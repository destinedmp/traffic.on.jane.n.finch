==> flow/design.v <==
`timescale 1ns / 1ps
module TrafficLightController(
    input  wire clk,
    input  wire rst,
    input  wire emergency_vehicle,
    input  wire [1:0] emergency_road,  
    output reg [2:0] main_road_1,     
    output reg [2:0] main_road_2,     
    output reg [2:0] main_turn,       
    output reg [2:0] side_road        
);
    typedef enum logic [3:0] {
        S1 = 4'd0,
        S2 = 4'd1,
        S3 = 4'd2,
        S4 = 4'd3,
        S5 = 4'd4,
        S6 = 4'd5,
        EMERGENCY_MODE = 4'd6
    } state_t;
    state_t current_state, next_state;
    localparam int SEC1 = 7, SEC2 = 2, SEC3 = 5, SEC4 = 2, SEC5 = 3, SEC6 = 2, EMERGENCY_SEC = 3;
    function automatic int state_time(state_t s);
        case(s)
            S1: state_time = SEC1;
            S2: state_time = SEC2;
            S3: state_time = SEC3;
            S4: state_time = SEC4;
            S5: state_time = SEC5;
            S6: state_time = SEC6;
            EMERGENCY_MODE: state_time = EMERGENCY_SEC;
            default: state_time = 1;
        endcase
    endfunction
    reg [3:0] timer;
    always_ff @(posedge clk or posedge rst) begin
        if (rst) begin
            current_state <= S1;
            timer <= 0;
        end else begin
            if (timer < state_time(current_state))
                timer <= timer + 1;
            else begin
                current_state <= next_state;
                timer <= 0;
            end
        end
    end
    always_comb begin
        if (emergency_vehicle)
            next_state = EMERGENCY_MODE;
        else begin
            case(current_state)
                S1: next_state = S2;
                S2: next_state = S3;
                S3: next_state = S4;
                S4: next_state = S5;
                S5: next_state = S6;
                S6: next_state = S1;
                EMERGENCY_MODE: next_state = S1;
                default: next_state = S1;
            endcase
        end
    end
    always_comb begin
        main_road_1 = 3'b100;
        main_road_2 = 3'b100;
        main_turn   = 3'b100;
        side_road   = 3'b100;
        case(current_state)
            S1: begin main_road_1=3'b001; main_road_2=3'b001; main_turn=3'b100; side_road=3'b100; end
            S2: begin main_road_1=3'b001; main_road_2=3'b010; main_turn=3'b100; side_road=3'b100; end
            S3: begin main_road_1=3'b001; main_road_2=3'b100; main_turn=3'b001; side_road=3'b100; end
            S4: begin main_road_1=3'b010; main_road_2=3'b100; main_turn=3'b010; side_road=3'b100; end
            S5: begin main_road_1=3'b100; main_road_2=3'b100; main_turn=3'b100; side_road=3'b001; end
            S6: begin main_road_1=3'b100; main_road_2=3'b100; main_turn=3'b100; side_road=3'b010; end
            EMERGENCY_MODE: begin
                main_road_1 = (emergency_road==2'b00) ? 3'b001 : 3'b100;
                main_road_2 = (emergency_road==2'b01) ? 3'b001 : 3'b100;
                main_turn   = (emergency_road==2'b10) ? 3'b001 : 3'b100;
                side_road   = (emergency_road==2'b11) ? 3'b001 : 3'b100;
            end
        endcase
    end
endmodule
# [Step by step through the tools: TrafficLightController]
# What the tools print for TrafficLightController, step after step.
# Line numbers count from 1 in the design file above.
# Operators carry their Yosys type and port widths (W data, S select, Z words).
# Library cell names are shortened.
# The mark -- stands for no value.
[inputs] top="TrafficLightController" clk_port="clk" cell_library="sky130hd" pvt_corner="tt_025C_1v80"

# [After elaboration]
# Source: Yosys, flattened and elaborated, memories not mapped. Widths are those after wreduce; folded enables and synchronous resets count as part of the registers. Registers that Yosys merges into a memory's read port (data or address) are not register bits. Print and check cells do not count. Equal cells are merged and count once.
[classes] add_sub_neg=1 n_cmp=1 equal=9 muxes=12 reduce_logical=5
[op_table] cell="$pmux W3 S3" n=4
[op_table] cell="$lt A4 B32 Y1" n=1
[op_table] cell="$pmux W3 S5" n=1
[op_table] cell="$mux W3" n=5
[op_table] cell="$eq A4 B3 Y1 const B" n=3
[op_table] cell="$pmux W3 S4" n=1
[op_table] cell="$eq A4 B2 Y1 const B" n=2
[op_table] cell="$reduce_or A3 Y1" n=2
[op_table] cell="$eq A2 B2 Y1 const B" n=2
[op_table] cell="$add A4 B1 Y4 const B" n=1
[op_table] cell="$eq A4 B1 Y1 const B" n=1
[op_table] cell="$logic_not A4 Y1" n=1
[op_table] cell="$mux W4" n=1
[op_table] cell="$eq A2 B1 Y1 const B" n=1
[op_table] cell="$logic_not A2 Y1" n=1
[op_table] cell="$reduce_or A2 Y1" n=1
[word_totals] ff_bits=8 input_bits=5 out_inout_bits=12 word_cells=30

# [Depth]
# Depth = most cells in a row (Yosys ltp): at word level without a register or memory, in the mapped netlist without a sequential cell, where the memories' decode and read muxes count.
[logic_depth] word_depth=5 abc_area=0 mapped_depth=7

# [After synthesis]
# Source: synth_stat.txt of the flow (Yosys; design flattened, memories mapped). It holds for the ABC_AREA given above (unset counts as 0); a run with the other value may have another netlist.
[mapped] cells=67 mapped_area_um2=715.7 sequential_area_um2=276.5 flip_flops=11 n_buf=5
[types] cell_type="dfrtp_1" n=10 area_total_um2=250.24
[types] cell_type="mux2_4" n=7 area_total_um2=105.101
[types] cell_type="nor2_1" n=11 area_total_um2=41.29
[types] cell_type="ha_1" n=3 area_total_um2=37.536
[types] cell_type="and2b_2" n=3 area_total_um2=26.275
[types] cell_type="dfstp_2" n=1 area_total_um2=26.275
[types] cell_type="nand2_8" n=1 area_total_um2=20.019
[types] cell_type="a31o_4" n=1 area_total_um2=17.517
[types] cell_type="a21oi_1" n=3 area_total_um2=15.014
[types] cell_type="and2b_1" n=2 area_total_um2=15.014
[types] cell_type="clkbuf_1" n=4 area_total_um2=15.014
[types] cell_type="o21a_1" n=2 area_total_um2=15.014
[types] cell_type="nand2b_1" n=2 area_total_um2=12.512
[types] cell_type="nor4_1" n=2 area_total_um2=12.512
[types] cell_type="a2111o_1" n=1 area_total_um2=11.261
[types] cell_type="buf_6" n=1 area_total_um2=11.261
[types] cell_type="or4_4" n=1 area_total_um2=11.261
[types] cell_type="nand3_1" n=2 area_total_um2=10.01
# Other cell types: 9; their cells: 10.

# [Worst setup path after synthesis]
# Source: OpenSTA report_checks on the synthesized netlist (no wires, ideal clock, input and output delay 20% of the period each), path of least setup slack; recovery checks are left aside. Register names are those of the netlist, which keeps one name where synthesis merged equal registers.
[synth_path] path_type="register to register" from="register current_state" to="register (name not given)" clock_period_ps=2890 setup_ps=125 t_first_pin_ps=0 arrival_ps=1983 required_time_ps=2765 path_slack_ps=782 delay_ps=2108 driving_pins=8 path_buffers=0 period_less_setup_slack_ps=2108
# "delay_ps" = arrival - input delay + setup time.
# "driving_pins": output pins that drive a net of the path, with the launching flip-flop's if there is one; two outputs of one cell count as two.
# "period_less_setup_slack_ps" = period - worst setup slack (recovery checks aside). The figure is calculated, with input and output delays left at 20% of the set period.
# An end named without its bit number is one bit of that signal or, where synthesis recoded a state register, one of its new flip-flops.
[synth_between] path_cell_list="dfrtp_1 or3_1 nor4_1 ha_1 o21ai_0 nand2_1 nand2_8 mux2_4"
[synth_lines] item="from (decl)" line=21 rtl="state_t current_state, next_state;"
[synth_lines] item="from (assign)" line=38 rtl="current_state <= S1;"
[synth_lines] item="from (assign)" line=44 rtl="current_state <= next_state;"
# Chain of elaborated cells between the ends: none given.

# [Worst path after layout]
# Path of least setup slack in the final report of record 2 (OpenROAD, finished layout, wires in). Where an end is a register, its clock arrival counts in the times.
# The report prints the path's times to 10 ps; the period is as set.
[layout_path] path_type="register to register" from="register current_state" to="register current_state" clock_period_ps=2500 setup_ps=110 t_first_pin_ps=260 arrival_ps=2280 required_time_ps=2650 path_slack_ps=370 driving_pins=7 path_buffers=0
# An end named without its bit number is one bit of that signal or, where synthesis recoded a state register, one of its new flip-flops.
[layout_between] path_cell_list="dfstp_2 nor2_4 ha_2 or4_4 a31o_4 nand2_8 mux2_4"
[layout_lines] item="from (decl)" line=21 rtl="state_t current_state, next_state;"
[layout_lines] item="from (assign)" line=38 rtl="current_state <= S1;"
[layout_lines] item="from (assign)" line=44 rtl="current_state <= next_state;"
[layout_lines] item="to (assign)" line=38
[layout_lines] item="to (assign)" line=44
[layout_lines] item="to (decl)" line=21
# Chain of elaborated cells between the ends: none given.

Add stored flow runs of TrafficLightController

2 stored runs of TrafficLightController in the flow (synthesis by Yosys, layout by OpenROAD, sky130hd cells), in arbitrary order. Constraints: input delay and output delay 20% of the set period each, output load 0.01 pF.
"achievedPeriod_ps": clock period set for the run, less the worst setup slack. It is reckoned from that one timing run; input and output delays stay at 20% of the period that was set.
"totalPower_uw" is the tool's figure for a default switching activity; nothing was simulated.

[flow] record 1: files
==> flow/run.sh <==
#!/bin/bash
# the make line also repeats the synthesis and layout settings of config.mk as NAME=value (left out here)
make -C /OpenROAD-flow-scripts/flow DESIGN_CONFIG=/design/flow/config.mk WORK_HOME=/design/flow/orfs CLKGATE_MAP_FILE= finish
==> flow/config.mk <==
export PLATFORM = sky130hd
export DESIGN_NAME = TrafficLightController
export DESIGN_NICKNAME = TrafficLightController
export VERILOG_FILES = /design/flow/design.v
export SDC_FILE = /design/flow/constraint.sdc
export NUM_CORES = 4
export LEC_CHECK = 0
export CAP_MARGIN = 20
export CELL_PAD_IN_SITES_DETAIL_PLACEMENT = 0
export CORE_ASPECT_RATIO = 0.6
export CORE_MARGIN = 2
export CORE_UTILIZATION = 71
export GPL_ROUTABILITY_DRIVEN = 0
export PLACE_DENSITY_LB_ADDON = 0.16
export SETUP_SLACK_MARGIN = 0.31
export SLEW_MARGIN = 20
export TNS_END_PERCENT = 35
==> flow/constraint.sdc <==
create_clock -name core_clock -period 1.47 [get_ports {clk}]
set_input_delay 0.2940 -clock core_clock [delete_from_list [all_inputs] [get_ports {clk}]]
set_output_delay 0.2940 -clock core_clock [all_outputs]
set_load 0.01 [all_outputs]

[flow] record 1: did not finish, floorplanning stopped with PDN-0185

[flow] record 2: files
==> flow/run.sh <==
#!/bin/bash
# the make line also repeats the synthesis and layout settings of config.mk as NAME=value (left out here)
make -C /OpenROAD-flow-scripts/flow DESIGN_CONFIG=/design/flow/config.mk WORK_HOME=/design/flow/orfs CLKGATE_MAP_FILE= finish
==> flow/config.mk <==
export PLATFORM = sky130hd
export DESIGN_NAME = TrafficLightController
export DESIGN_NICKNAME = TrafficLightController
export VERILOG_FILES = /design/flow/design.v
export SDC_FILE = /design/flow/constraint.sdc
export NUM_CORES = 4
export LEC_CHECK = 0
export ABC_AREA = 0
export CAP_MARGIN = 20
export CORE_MARGIN = 2
export CORE_UTILIZATION = 26
export CTS_CLUSTER_DIAMETER = 197
export CTS_CLUSTER_SIZE = 78
export PLACE_DENSITY = 0.87
export SETUP_SLACK_MARGIN = 0.5
export SLEW_MARGIN = 5
==> flow/constraint.sdc <==
create_clock -name core_clock -period 2.5 [get_ports {clk}]
set_input_delay 0.5000 -clock core_clock [delete_from_list [all_inputs] [get_ports {clk}]]
set_output_delay 0.5000 -clock core_clock [all_outputs]
set_load 0.01 [all_outputs]

[flow] record 2: metrics
[metrics] tns_setup_ps = 0
[metrics] setup_worst_slack_ps = 369
[metrics] achievedPeriod_ps = 2131
[metrics] finalUtil_frac = 0.377
[metrics] totalPower_uw = 1635
[metrics] synth_area_um2 = 715.7
[metrics] dieArea_um2 = 3188.3
[metrics] holdWs_ps = 486
[metrics] final_cell_area_um2 = 1013.5
